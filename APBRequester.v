==> flow/design.v <==
module APBRequester #(parameter DataWidth = 32, AddrWidth = 32, Slaves = 4)
(PCLK,reset,Start,RD,WR,Addr,Sel,SendData,Strb,PREADY,PRDATA,PSELx,PENABLE,PWRITE,
PADDR,PWDATA,PSTRB,DataReceived,Busy);
    localparam StrbWidth = DataWidth/8;
    localparam DecoSlaves = (Slaves>1) ? $clog2(Slaves) : 1;
    input PCLK,reset,Start,RD,WR,PREADY;
    input [AddrWidth-1:0] Addr;
    input [DataWidth-1:0] SendData,PRDATA;
    input [StrbWidth-1:0] Strb;
    input [DecoSlaves-1:0] Sel;
    output reg[Slaves-1:0] PSELx;
    output reg PENABLE,PWRITE,Busy;
    output reg [AddrWidth-1:0] PADDR;
    output reg [DataWidth-1:0] PWDATA,DataReceived;
    output reg [StrbWidth-1:0] PSTRB;
    reg EnPRDataReg,EnPSELxDeco,EnPStrb,EnPWData,EnPADDR;
    localparam Idle = 3'b000,
                RSetUp = 3'b001,
                RAccess = 3'b010,
                WSetUp = 3'b011,
                WAccess = 3'b100;
    reg [2:0] CS,NS;
    always@(posedge PCLK or posedge reset) 
    begin
        if(reset)
            CS <= Idle;
        else
            CS <= NS;
    end
    always@(*)
    begin
        case(CS)
            Idle:
            begin
                if(Start && RD)
                    NS = RSetUp;
                else if(Start && WR)
                    NS = WSetUp;
                else
                    NS = Idle;
            end
            RSetUp:
                NS = RAccess;
            RAccess:
            begin
                if(PREADY)
                    NS = Idle;
                else
                    NS = RAccess;
            end
            WSetUp:
                NS = WAccess;
            WAccess:
            begin
                if(PREADY)
                    NS = Idle;
                else
                    NS = WAccess;
            end
            default:
                NS = Idle;
        endcase
    end
    always@(*)
    begin
        case(CS)
            Idle:
            begin
                EnPADDR = (Start) ? 1'b1 : 1'b0;
                EnPWData = (Start && WR) ? 1'b1 : 1'b0;
                EnPStrb = (Start && WR) ? 1'b1 : 1'b0;
                PENABLE = 1'b0;
                PWRITE = 1'b0;
                EnPSELxDeco = 1'b0;
                EnPRDataReg = 1'b0;
                Busy = 1'b0;
            end
            RSetUp:
            begin
                EnPADDR = 1'b1;
                EnPWData = 1'b0;
                EnPStrb = 1'b0;
                PENABLE = 1'b0;
                PWRITE = 1'b0;
                EnPSELxDeco = 1'b1;
                EnPRDataReg = 1'b0;
                Busy = 1'b1;
            end
            RAccess:
            begin
                EnPADDR = 1'b1;
                EnPWData = 1'b0;
                EnPStrb = 1'b0;
                PENABLE = 1'b1;
                PWRITE = 1'b0;
                EnPSELxDeco = 1'b1;
                EnPRDataReg = (PREADY) ? 1'b1 : 1'b0;
                Busy = 1'b1;
            end
            WSetUp:
            begin
                EnPADDR = 1'b1;
                EnPWData = 1'b1;
                EnPStrb = 1'b1;
                PENABLE = 1'b0;
                PWRITE = 1'b1;
                EnPSELxDeco = 1'b1;
                EnPRDataReg = 1'b0;
                Busy = 1'b1;
            end
            WAccess:
            begin
                EnPADDR = 1'b1;
                EnPWData = 1'b1;
                EnPStrb = 1'b1;
                PENABLE = 1'b1;
                PWRITE = 1'b1;
                EnPSELxDeco = 1'b1;
                EnPRDataReg = 1'b0;
                Busy = 1'b1;
            end
            default:
            begin
                EnPADDR = 1'b0;
                EnPWData = 1'b0;
                EnPStrb = 1'b0;
                PENABLE = 1'b0;
                PWRITE = 1'b0;
                EnPSELxDeco = 1'b0;
                EnPRDataReg = 1'b0;
                Busy = 1'b0;
            end
        endcase
    end
    integer i;
    always@(*)       
    begin
        for(i=0; i<Slaves; i=i+1)
            PSELx[i] = ((i==Sel)&&(EnPSELxDeco)) ? 1'b1 : 1'b0;
    end
    always@(posedge PCLK)  
    begin
        PADDR <= (EnPADDR) ? Addr : PADDR;
        PWDATA <= (EnPWData) ? SendData : PWDATA;
        PSTRB <= (EnPStrb) ? Strb : 0;
        DataReceived <= (EnPRDataReg) ? PRDATA : DataReceived;
    end
endmodule
# Step by step through the tools: APBRequester
# Tool output for the design above, in the order of the flow.
# Lines are those of the file above, counted from 1.
# The mark n/a stands for no value.
# setup
top_module	APBRequester
clock	PCLK
cell_library	sky130hd
lib_corner	tt_025C_1v80

# Word level
# Counts by Yosys on the flattened word-level netlist (proc, flatten, opt, wreduce; memories kept). Register bits leave out memories and registers merged into their read ports (data or address); mux counts leave out enables and synchronous resets folded into registers. Print and check cells are left out. Cells with the same type and inputs are merged into one.
# word_totals
regBits	103
inputBits	108
output_inout_bits	107
elab_cells	41
# classes
eq_ne	7
muxes	18
n_reduce_logical	11
# op_table
cell	count
case mux 3 bit (select 5 bit)	1
2-to-1 mux 1 bit	11
logical AND 1 bit	6
equality test 3 x 2 -> 1 bit (second input constant)	2
2-to-1 mux 2 bit	3
equality test 2 bit (first input constant)	2
OR reduction 2 bit	2
OR reduction 4 bit	1
case mux 1 bit (select 2 bit)	2
equality test 3 x 1 -> 1 bit (second input constant)	1
equality test 3 bit (second input constant)	1
zero test 3 bit	1
2-to-1 mux 3 bit	1
equality test 1 x 2 -> 1 bit (first input constant)	1
zero test 2 bit	1

# Depth
# Longest topological path by Yosys (ltp), each cell counted once; first at word level (registers and memories cut), then after technology mapping (sequential cells cut; the memories' decode and read muxes count).
# logic_depth
ltp_word	5
abc_area	0
ltp_mapped	3
depth_no_buf	3

# Netlist
# Source: synth_stat.txt of the flow (Yosys; design flattened, memories mapped). It holds for the ABC_AREA given above (unset counts as 0); a run with the other value may have another netlist.
# Totals and module areas in this step are rounded.
# types
type	count	type_area_um2
sky130_fd_sc_hd__edfxtp_1	96	2.88E+03
sky130_fd_sc_hd__dfrtp_1	4	100.096
sky130_fd_sc_hd__dfxtp_1	4	80.077
sky130_fd_sc_hd__dfstp_2	1	26.275
sky130_fd_sc_hd__nor2b_1	4	25.024
sky130_fd_sc_hd__nor3b_1	3	22.522
sky130_fd_sc_hd__nor4_4	1	21.27
sky130_fd_sc_hd__a311oi_2	1	15.014
sky130_fd_sc_hd__and3_1	2	12.512
sky130_fd_sc_hd__or2_1	2	12.512
sky130_fd_sc_hd__inv_1	3	11.261
sky130_fd_sc_hd__a21o_2	1	8.758
sky130_fd_sc_hd__a22o_1	1	8.758
sky130_fd_sc_hd__a21o_1	1	7.507
sky130_fd_sc_hd__nand2_1	2	7.507
sky130_fd_sc_hd__and2_1	1	6.256
sky130_fd_sc_hd__nor3_1	1	5.005
sky130_fd_sc_hd__o21ai_0	1	5.005
sky130_fd_sc_hd__inv_2	1	3.754
# synth_totals
cell_count	130
synth_area_um2	3300
seq_area_um2	3100
ffs	105
buf_cells	0

# Worst setup path after synthesis
# Path of least setup slack by OpenSTA after synthesis, without wires, with an ideal clock, recovery checks aside; 20% of the period is set as input and as output delay. Where synthesis merged equal registers, the netlist keeps one of their names.
# synth_timing
kind	reg2reg
startpoint	register CS
endpoint	register PADDR[0]
clock_period_ns	3.17
setup_time_ns	0.478
launch_ns	0.000
t_arrival_ns	1.418
t_required_ns	2.692
slack_ns	1.274
path_delay_ns	1.896
path_stages	3
n_path_buf	0
period_less_setup_slack_ns	1.896
# "path_delay_ns" is the arrival time less input delay plus setup time.
# "path_stages": output pins that drive a net of the path, with the launching flip-flop's if there is one; two outputs of one cell count as two.
# "period_less_setup_slack_ns" = period - worst setup slack (recovery checks aside). The figure is calculated, with input and output delays left at 20% of the set period.
# Where an end lacks its bit number, it is one bit of the signal, or one of the new flip-flops if synthesis recoded a state register.
# synth_between
path_cell_list	sky130_fd_sc_hd__dfrtp_1 -> sky130_fd_sc_hd__nor4_4 -> sky130_fd_sc_hd__nand2_1
# synth_lines
element	line_no	rtl
from (decl)	22	reg [2:0] CS,NS;
from (assign)	26	CS <= Idle;
from (assign)	28	CS <= NS;
to (assign)	143	PADDR <= (EnPADDR) ? Addr : PADDR;
to (decl)	13	output reg [AddrWidth-1:0] PADDR;
# Chain of elaborated cells between the ends: none given.

# Path in the finished layout
# From the final timing report of stored run 2: the path of least setup slack in the routed layout; clock arrival at registers is part of the times.
# layout_timing
kind	reg2out
startpoint	register CS
endpoint	output port PSELx[1]
clock_period_ns	1.53
output_delay_ns	0.31
launch_ns	0.35
t_arrival_ns	1.50
t_required_ns	1.22
slack_ns	-0.27
path_stages	5
n_path_buf	2
# Where an end lacks its bit number, it is one bit of the signal, or one of the new flip-flops if synthesis recoded a state register.
# The rows between start and end are the longest chain of elaborated cells between them; the timing report does not say that the signal goes this way. Where chains are equally long, one stands for them.
# A line is the first line of the expression or statement that the cell stems from. Yosys adds cells for indexed reads and writes and turns some case tables into memories.
# layout_between
path_cell_list	sky130_fd_sc_hd__dfrtp_1 -> sky130_fd_sc_hd__nor4_4 -> sky130_fd_sc_hd__buf_4 -> sky130_fd_sc_hd__nor3b_2 -> sky130_fd_sc_hd__buf_2
elab_chain_len	5
cone_cells	8
classes_between	eq/ne: 4; mux: 2; reduce/logical: 2
# layout_lines
element	line_no	rtl
from (decl)	22	reg [2:0] CS,NS;
from (assign)	26	CS <= Idle;
from (assign)	28	CS <= NS;
equality test 3 bit	66	case(CS)
OR reduction 4 bit	n/a
2-to-1 mux 1 bit	66
logical AND 1 bit	139	PSELx[i] = ((i==Sel)&&(EnPSELxDeco)) ? 1'b1 : 1'b0;
2-to-1 mux 1 bit	139
to (decl)	11	output reg[Slaves-1:0] PSELx;

# Design APBRequester on sky130hd. What follows are 2 stored runs of the flow, each under its own settings; their order means nothing. The constraints put input and output delay at 20% of the set period each and load the outputs with 0.01 pF.
# "achievedPeriod_ns" means the clock period less the worst setup slack. The figure is calculated, with input and output delays left at 20% of the set period.
# "worst_path_ns": the worst setup path's part of the clock period (all of it between registers, 20% less for each end at a port) less its slack. A launch clock that arrives late makes it longer, a capture clock that arrives late makes it shorter.
# "power_total_w" rests on the timing tool's default activity at the inputs, not on a simulated workload.
# Values from the reports are rounded here.
# Settings: -- = not set for that run.
# Among the results, -- means that no value is shown for the run.
setting or result,stored run 1,stored run 2
period_ns,2.72,1.53
CORE_UTILIZATION,72,37
PLACE_DENSITY_LB_ADDON,0.27,0.27
HOLD_SLACK_MARGIN,0.14,0.28
CORE_MARGIN,4,2
TNS_END_PERCENT,80,--
GPL_TIMING_DRIVEN,0,1
GPL_ROUTABILITY_DRIVEN,1,1
CTS_CLUSTER_DIAMETER,390,121
SLEW_MARGIN,10,0
MIN_ROUTING_LAYER,met1,--
CAP_MARGIN,20,20
SETUP_SLACK_MARGIN,--,0.19
CTS_CLUSTER_SIZE,--,19
MAX_ROUTING_LAYER,--,met5
die_area_um2,--,9600
cell_area_final_um2,--,6000
achievedPeriod_ns,--,1.805
synth_area_um2,--,3300
tns_setup_ns,--,-6.4
power_total_w,--,0.005
timing.hold.ws_ns,--,0.50
worst_path_ns,--,1.50
worst_path_kind,--,reg2out
fin_ws_ns,--,-0.27
finish.utilization_pct,--,70
# Stored run 1: no final report: placement broke off with FLW-0024
